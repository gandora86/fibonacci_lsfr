==> flow/design.v <==
`timescale 1ns/1ps
module lfsr #(
    parameter WIDTH = 16
) (
    input wire  clk,
    input wire  reset,
    input wire  lfsr_enable,
    output reg [WIDTH -1:0] prn     
);
    always @(posedge clk) begin
        if (reset) begin
            prn <= {WIDTH{1'b1}};
        end else begin
            if(lfsr_enable) begin
                prn <= {prn[WIDTH -2:5], prn[4]^prn[WIDTH-1], prn[3], prn[2]^prn[WIDTH-1], prn[1]^prn[WIDTH-1] ,prn[0], prn[WIDTH-1]};
            end
        end
    end
endmodule
-- From RTL to reports: lfsr
What the tools print for lfsr, step after step.
Lines are those of the file above, counted from 1.
Operators: Yosys type, input widths -> output width; for muxes data width and select width s.
Library cell names are shortened.
The mark - stands for no value.
- design top: lfsr
- clock port: clk
- library: sky130hd
- timing corner: tt_025C_1v80

-- Word-level counts
Yosys after proc, flatten, opt, wreduce and memory -nomap, before mapping. Enables and synchronous resets that opt folds into registers are not counted as muxes. Memory bits, and registers merged into a memory's read port (data or address), are not among the register bits. Print and check cells are not counted. Equal cells are merged and count once.
- flip-flop bits (word level) at 16
- noted latch bits: 0
- memory bits (writable): 0
- memory bits (read-only) at 0
- noted clocked read ports x word width: 0
- memories kept at 0
- noted input bits: 3
- noted output and inout bits: 16
- cells after elaboration at 4
- add/sub/neg operators at 0
- multiply operators at 0
- divide/modulo/power cells at 0
- magnitude comparators: 0
- eq/ne operators: 0
- noted shifts and indexed selects: 0
- noted muxes and demuxes: 0
- bitwise operators: 3
- reductions and logical operators at 0
- operator list (cell ; count):
    $xor 1x1->1 ; 3

-- Depth
Yosys ltp: most cells in a row. Word level: on the elaborated netlist, between registers, memories and ports. Mapped: between sequential cells and ports; inverters and the memories' decode and read muxes count.
- noted word-level depth: 1
- ABC_AREA at 0
- gate-level depth with buffers at 4

-- Synthesis result
Source: synth_stat.txt of the flow (Yosys; design flattened, memories mapped). It holds for the ABC_AREA given above (unset counts as 0); a run with the other value may have another netlist.
Totals and module areas in this step are rounded.
- cells by type (cell type ; count ; total area (um^2)):
    dfxtp_1 ; 16 ; 320.307
    a211o_1 ; 13 ; 113.859
    nor2b_1 ; 13 ; 81.328
    buf_6 ; 3 ; 33.782
    xnor2_1 ; 3 ; 26.275
    a21oi_1 ; 3 ; 15.014
    nor3_1 ; 3 ; 15.014
    and2b_1 ; 1 ; 7.507
    buf_4 ; 1 ; 7.507
    buf_2 ; 1 ; 5.005
- noted cell count: 57
- chip area (Yosys): 626 um^2
- mapped flip-flops: 16

-- Worst setup path after synthesis
OpenSTA on the mapped netlist: ideal clock, no wires. The path of least setup slack (recovery checks aside). Input and output delay are each 20% of the period. Register names are those of the netlist, which keeps one name where synthesis merged equal registers.
- path kind: flip-flop to flip-flop
- start point: register (name not given)
- end point: register prn[15]
- noted clock period: 0.918 ns
- library setup time: 0.120 ns
- noted time at the first pin: 0.000 ns
- arrival time at 0.728 ns
- noted required time: 0.798 ns
- noted setup slack: 0.071 ns
- delay of the path at 0.848 ns
- stages: 3
- synthesis period reached: 0.847 ns
"delay of the path" is the arrival time less input delay plus setup time.
"stages": output pins that drive a net of the path, with the launching flip-flop's if there is one; two outputs of one cell count as two.
"synthesis period reached" is the clock period less the worst setup slack; recovery checks do not enter. This is arithmetic on one report: input and output delays are still those of the set period (20% each).
- path through: dfxtp_1 nor2b_1 a211o_1
- RTL lines, path post-synthesis (item ; line ; source):
    end: assignment ; 12 ; prn <= {WIDTH{1'b1}};
    end: assignment ; 15 ; prn <= {prn[WIDTH -2:5], prn[4]^prn[WIDTH-1], prn[3], prn[2]^prn[WIDTH-1], prn[1]^prn[WIDTH-1] ,prn[0], prn[WI ...
    end: declaration ; 8 ; output reg [WIDTH -1:0] prn
Chain of elaborated cells between the ends: none given.

-- Worst path after layout
Path of least setup slack in the final report of run 1 (OpenROAD, finished layout, wires in). Where an end is a register, its clock arrival counts in the times.
- path kind: flip-flop to flip-flop
- start point: register (name not given)
- end point: register prn[15]
- noted clock period: 0.899 ns
- library setup time: 0.10 ns
- noted time at the first pin: 0.28 ns
- arrival time at 1.10 ns
- noted required time: 1.08 ns
- noted setup slack: -0.03 ns
- stages: 4
- path through: dfxtp_2 buf_4 nor2b_1 a211o_1
- RTL lines, path post-layout (item ; line ; source):
    end: assignment ; 12 ; prn <= {WIDTH{1'b1}};
    end: assignment ; 15 ; prn <= {prn[WIDTH -2:5], prn[4]^prn[WIDTH-1], prn[3], prn[2]^prn[WIDTH-1], prn[1]^prn[WIDTH-1] ,prn[0], prn[WI ...
    end: declaration ; 8 ; output reg [WIDTH -1:0] prn
Chain of elaborated cells between the ends: none given.

Settings and measured results of 2 stored flow runs for module lfsr (sky130hd), not sorted in any way. The constraints put input and output delay at 20% of the set period each and load the outputs with 0.01 pF.
"achieved period" means the clock period less the worst setup slack. The figure is calculated, with input and output delays left at 20% of the set period.
"critical setup path time" is the time allowed to the run's worst setup path (the clock period less input and output delay, where it has them) less its slack. Clock arrival times count: a late capture clock shortens it, a late launch clock lengthens it.
By "total power after layout" is meant OpenSTA's value without simulated activity: inputs other than the clock are taken to toggle once in ten clock periods, and the tool carries that through the logic.
Values from the reports are rounded here.

Run 1

==> flow/run.sh <==
#!/bin/bash
# the make line also repeats the synthesis and layout settings of config.mk as NAME=value (left out here)
make -C /OpenROAD-flow-scripts/flow DESIGN_CONFIG=/design/flow/config.mk WORK_HOME=/design/flow/orfs CLKGATE_MAP_FILE= finish
==> flow/config.mk <==
export PLATFORM = sky130hd
export DESIGN_NAME = lfsr
export DESIGN_NICKNAME = lfsr
export VERILOG_FILES = /design/flow/design.v
export SDC_FILE = /design/flow/constraint.sdc
export NUM_CORES = 4
export LEC_CHECK = 0
export CAP_MARGIN = 0
export CELL_PAD_IN_SITES_DETAIL_PLACEMENT = 1
export CORE_MARGIN = 2
export CORE_UTILIZATION = 28
export CTS_CLUSTER_DIAMETER = 231
export GPL_ROUTABILITY_DRIVEN = 0
export PLACE_DENSITY_LB_ADDON = 0.23
export SETUP_SLACK_MARGIN = -0.06
export SLEW_MARGIN = 30
export TNS_END_PERCENT = 75
==> flow/constraint.sdc <==
create_clock -name core_clock -period 0.899 [get_ports {clk}]
set_input_delay 0.1798 -clock core_clock [delete_from_list [all_inputs] [get_ports {clk}]]
set_output_delay 0.1798 -clock core_clock [all_outputs]
set_load 0.01 [all_outputs]

Measured in run 1:
- standard-cell area of the final layout: 1020 um^2
- sum of negative setup slack at -0.234 ns
- final design utilization: 46.9 %
- noted the die area: 2630 um^2
- total power after layout at 0.00163 W
- smallest setup slack at -0.025 ns
- achieved period: 0.924 ns
- smallest hold slack at 0.491 ns
- noted the post-synthesis cell area: 626 um^2
- critical setup path time at 0.92 ns
- critical path type: flip-flop to flip-flop

Run 2

==> flow/run.sh <==
#!/bin/bash
# the make line also repeats the synthesis and layout settings of config.mk as NAME=value (left out here)
make -C /OpenROAD-flow-scripts/flow DESIGN_CONFIG=/design/flow/config.mk WORK_HOME=/design/flow/orfs CLKGATE_MAP_FILE= finish
==> flow/config.mk <==
export PLATFORM = sky130hd
export DESIGN_NAME = lfsr
export DESIGN_NICKNAME = lfsr
export VERILOG_FILES = /design/flow/design.v
export SDC_FILE = /design/flow/constraint.sdc
export NUM_CORES = 4
export LEC_CHECK = 0
export CAP_MARGIN = 20
export CORE_MARGIN = 2
export CORE_UTILIZATION = 38
export SLEW_MARGIN = 20
==> flow/constraint.sdc <==
create_clock -name core_clock -period 1.05 [get_ports {clk}]
set_input_delay 0.2100 -clock core_clock [delete_from_list [all_inputs] [get_ports {clk}]]
set_output_delay 0.2100 -clock core_clock [all_outputs]
set_load 0.01 [all_outputs]

Measured in run 2:
- standard-cell area of the final layout: 927 um^2
- sum of negative setup slack at 0.000 ns
- final design utilization: 60.8 %
- noted the die area: 1990 um^2
- total power after layout at 0.00134 W
- smallest setup slack at 0.046 ns
- achieved period: 1.004 ns
- smallest hold slack at 0.416 ns
- noted the post-synthesis cell area: 626 um^2
- critical setup path time at 1.00 ns
- critical path type: flip-flop to flip-flop
